==> flow/design.v <==
module Registerfile (clk,we3,wa3,ra1,ra2,wd3,rd1,rd2, S0, S1, S2, S3, S4, S5, S6, S7, S8, S9, SA, SB, SC, SD, SE, SF);
input [7:0]wd3;
input [3:0]wa3,ra1,ra2;
input  we3, clk;
output reg[7:0]rd1,rd2;
output reg[7:0]S0, S1, S2, S3, S4, S5, S6, S7, S8, S9, SA, SB, SC, SD, SE, SF;
reg [7:0]registrador[15:0];
always@(posedge clk)
begin
if(we3==1)
registrador[wa3]<=wd3;
registrador[0]<=3'b00000000;
end
always@(*)
begin
rd1 <= registrador[ra1];
rd2 <= registrador[ra2];
S0 <= registrador[0];
S1 <= registrador[1];
S2 <= registrador[2];
S3 <= registrador[3];
S4 <= registrador[4];
S5 <= registrador[5];
S6 <= registrador[6];
S7 <= registrador[7];
S8 <= registrador[8];
S9 <= registrador[9];
SA <= registrador[10];
SB <= registrador[11];
SC <= registrador[12];
SD <= registrador[13];
SE <= registrador[14];
SF <= registrador[15];
end
endmodule
; ---- Tool chain data of Registerfile
; Tool output for the design above, in the order of the flow.
; Lines are those of the file above, counted from 1.
; Operators: Yosys type, input widths -> output width; for muxes data width and select width s.
; Cell names lack the library's common part.
; Not given: n/a
[inputs]
top = Registerfile
clock_port = clk
lib = sky130hd
corner = tt_025C_1v80

; ---- Word level
; Source: Yosys, flattened and elaborated, memories not mapped. Widths are those after wreduce; folded enables and synchronous resets count as part of the registers. Registers that Yosys merges into a memory's read port (data or address) are not register bits. Print and check cells do not count. Equal cells are merged and count once.
; Yosys's memory passes give these memory sizes; they may raise the number of words (mostly to a power of two), join words into wider ones and drop unused or constant bits.
[word_totals]
ff_bits = 0
ramBits = 128
n_memories = 1
in_bits = 22
elab_cells = 4
[memory_table]
columns = memory, size, word_bits, line
row1 = registrador, 16, 8, 7  ; reg [7:0]registrador[15:0];
[op_classes]
mux = 3
[ops]
columns = operator, n
row1 = $mux 8, 1
row2 = $mux 4, 1
row3 = $mux 1, 1

; ---- Depth
; Yosys ltp: most cells in a row. Word level: on the elaborated netlist, between registers, memories and ports. Mapped: between sequential cells and ports; inverters and the memories' decode and read muxes count.
[logic_depth]
word_depth = 1
abc_area = 0
ltp_mapped = 7

; ---- Synthesis result
; Source: synth_stat.txt of the flow (Yosys; design flattened, memories mapped). It holds for the ABC_AREA given above (unset counts as 0); a run with the other value may have another netlist.
[synth_totals]
stdcells = 335
synth_area_um2 = 5809.3
ffs = 120
[by_type]
columns = type, n
row1 = edfxtp_1, 120
row2 = mux4_2, 39
row3 = mux2_2, 23
row4 = mux2i_1, 20
row5 = buf_4, 12
row6 = a21oi_1, 16
row7 = a221o_1, 8
row8 = nor2_1, 19
row9 = a221oi_1, 7
row10 = a22o_1, 5
row11 = buf_2, 7
row12 = buf_6, 3
row13 = a22oi_1, 4
row14 = o211ai_1, 4
row15 = mux4_1, 1
row16 = o221ai_1, 3
row17 = o22a_1, 3
row18 = nand3_1, 5
; Not listed: further types 16, cells in them 36.

; ---- Timing after synthesis
; Source: OpenSTA report_checks on the synthesized netlist (no wires, ideal clock, input and output delay 20% of the period each), path of least setup slack; recovery checks are left aside. Register names are those of the netlist, which keeps one name where synthesis merged equal registers.
[synth_timing]
kind = in2out
startpoint = in ra2[0]
endpoint = out rd2[0]
clock_period_ps = 2270
in_delay_ps = 454
launch_ps = 454
t_arrival_ps = 1710
required_time_ps = 1816
path_slack_ps = 106
path_delay_ps = 1256
path_stages = 4
n_path_buf = 2
synth_period_reached_ps = 2164
; "path_delay_ps" is the arrival time less input delay plus setup time.
; A path that ends at an output port has no setup time.
; "path_stages" counts driving pins, that of a launching flip-flop among them; a cell with two outputs on the path counts twice.
; "synth_period_reached_ps" is the clock period less the worst setup slack; recovery checks do not enter. This is arithmetic on one report: input and output delays are still those of the set period (20% each).
; Between the ends stands the longest chain of elaborated cells between them, by number of cells; it is not shown to be the way that was timed. Of several equally long chains one is given.
; Each line given opens the expression or statement behind the cell; cells for indexed reads and writes are added by Yosys, which also makes memories of some case tables.
; A memory read counts as a cell of the chain, while the word-level depth stops at memories.
[synth_via]
cell_sequence = buf_6 > buf_12 > mux4_2 > mux4_2
elab_chain_cells = 1
cells_between = 1
cone_classes = memory: 1
[synth_rtl]
columns = item, line
row1 = from (decl), 3  ; input [3:0]wa3,ra1,ra2;
row2 = $mem_v2 16x8, 7  ; reg [7:0]registrador[15:0];
row3 = to (decl), 5  ; output reg[7:0]rd1,rd2;

; Module Registerfile, platform sky130hd: 2 stored runs of the flow (Yosys, OpenROAD) with differing settings, in no particular order. Input and output delays are each 20% of the period that was set; the output load is 0.01 pF.

[entry A: settings]
period_ns = 1.52
CORE_UTILIZATION = 53
PLACE_DENSITY_LB_ADDON = 0.28
CORE_ASPECT_RATIO = 0.59
CORE_MARGIN = 7
TNS_END_PERCENT = 70
GPL_ROUTABILITY_DRIVEN = 1
CTS_CLUSTER_DIAMETER = 272
SLEW_MARGIN = 30
MIN_ROUTING_LAYER = met1
CAP_MARGIN = 20
[entry A: results]
outcome = no results, routing failed with DPL-0033

[entry B: settings]
period_ns = 3.94
CORE_UTILIZATION = 43
SETUP_SLACK_MARGIN = 1.03
PLACE_DENSITY_LB_ADDON = 0.09
CORE_MARGIN = 9
CELL_PAD_IN_SITES_GLOBAL_PLACEMENT = 3
CELL_PAD_IN_SITES_DETAIL_PLACEMENT = 2
TNS_END_PERCENT = 50
ABC_AREA = 1
CAP_MARGIN = 20
SLEW_MARGIN = 20
[entry B: results]
outcome = no results, placement failed with FLW-0024
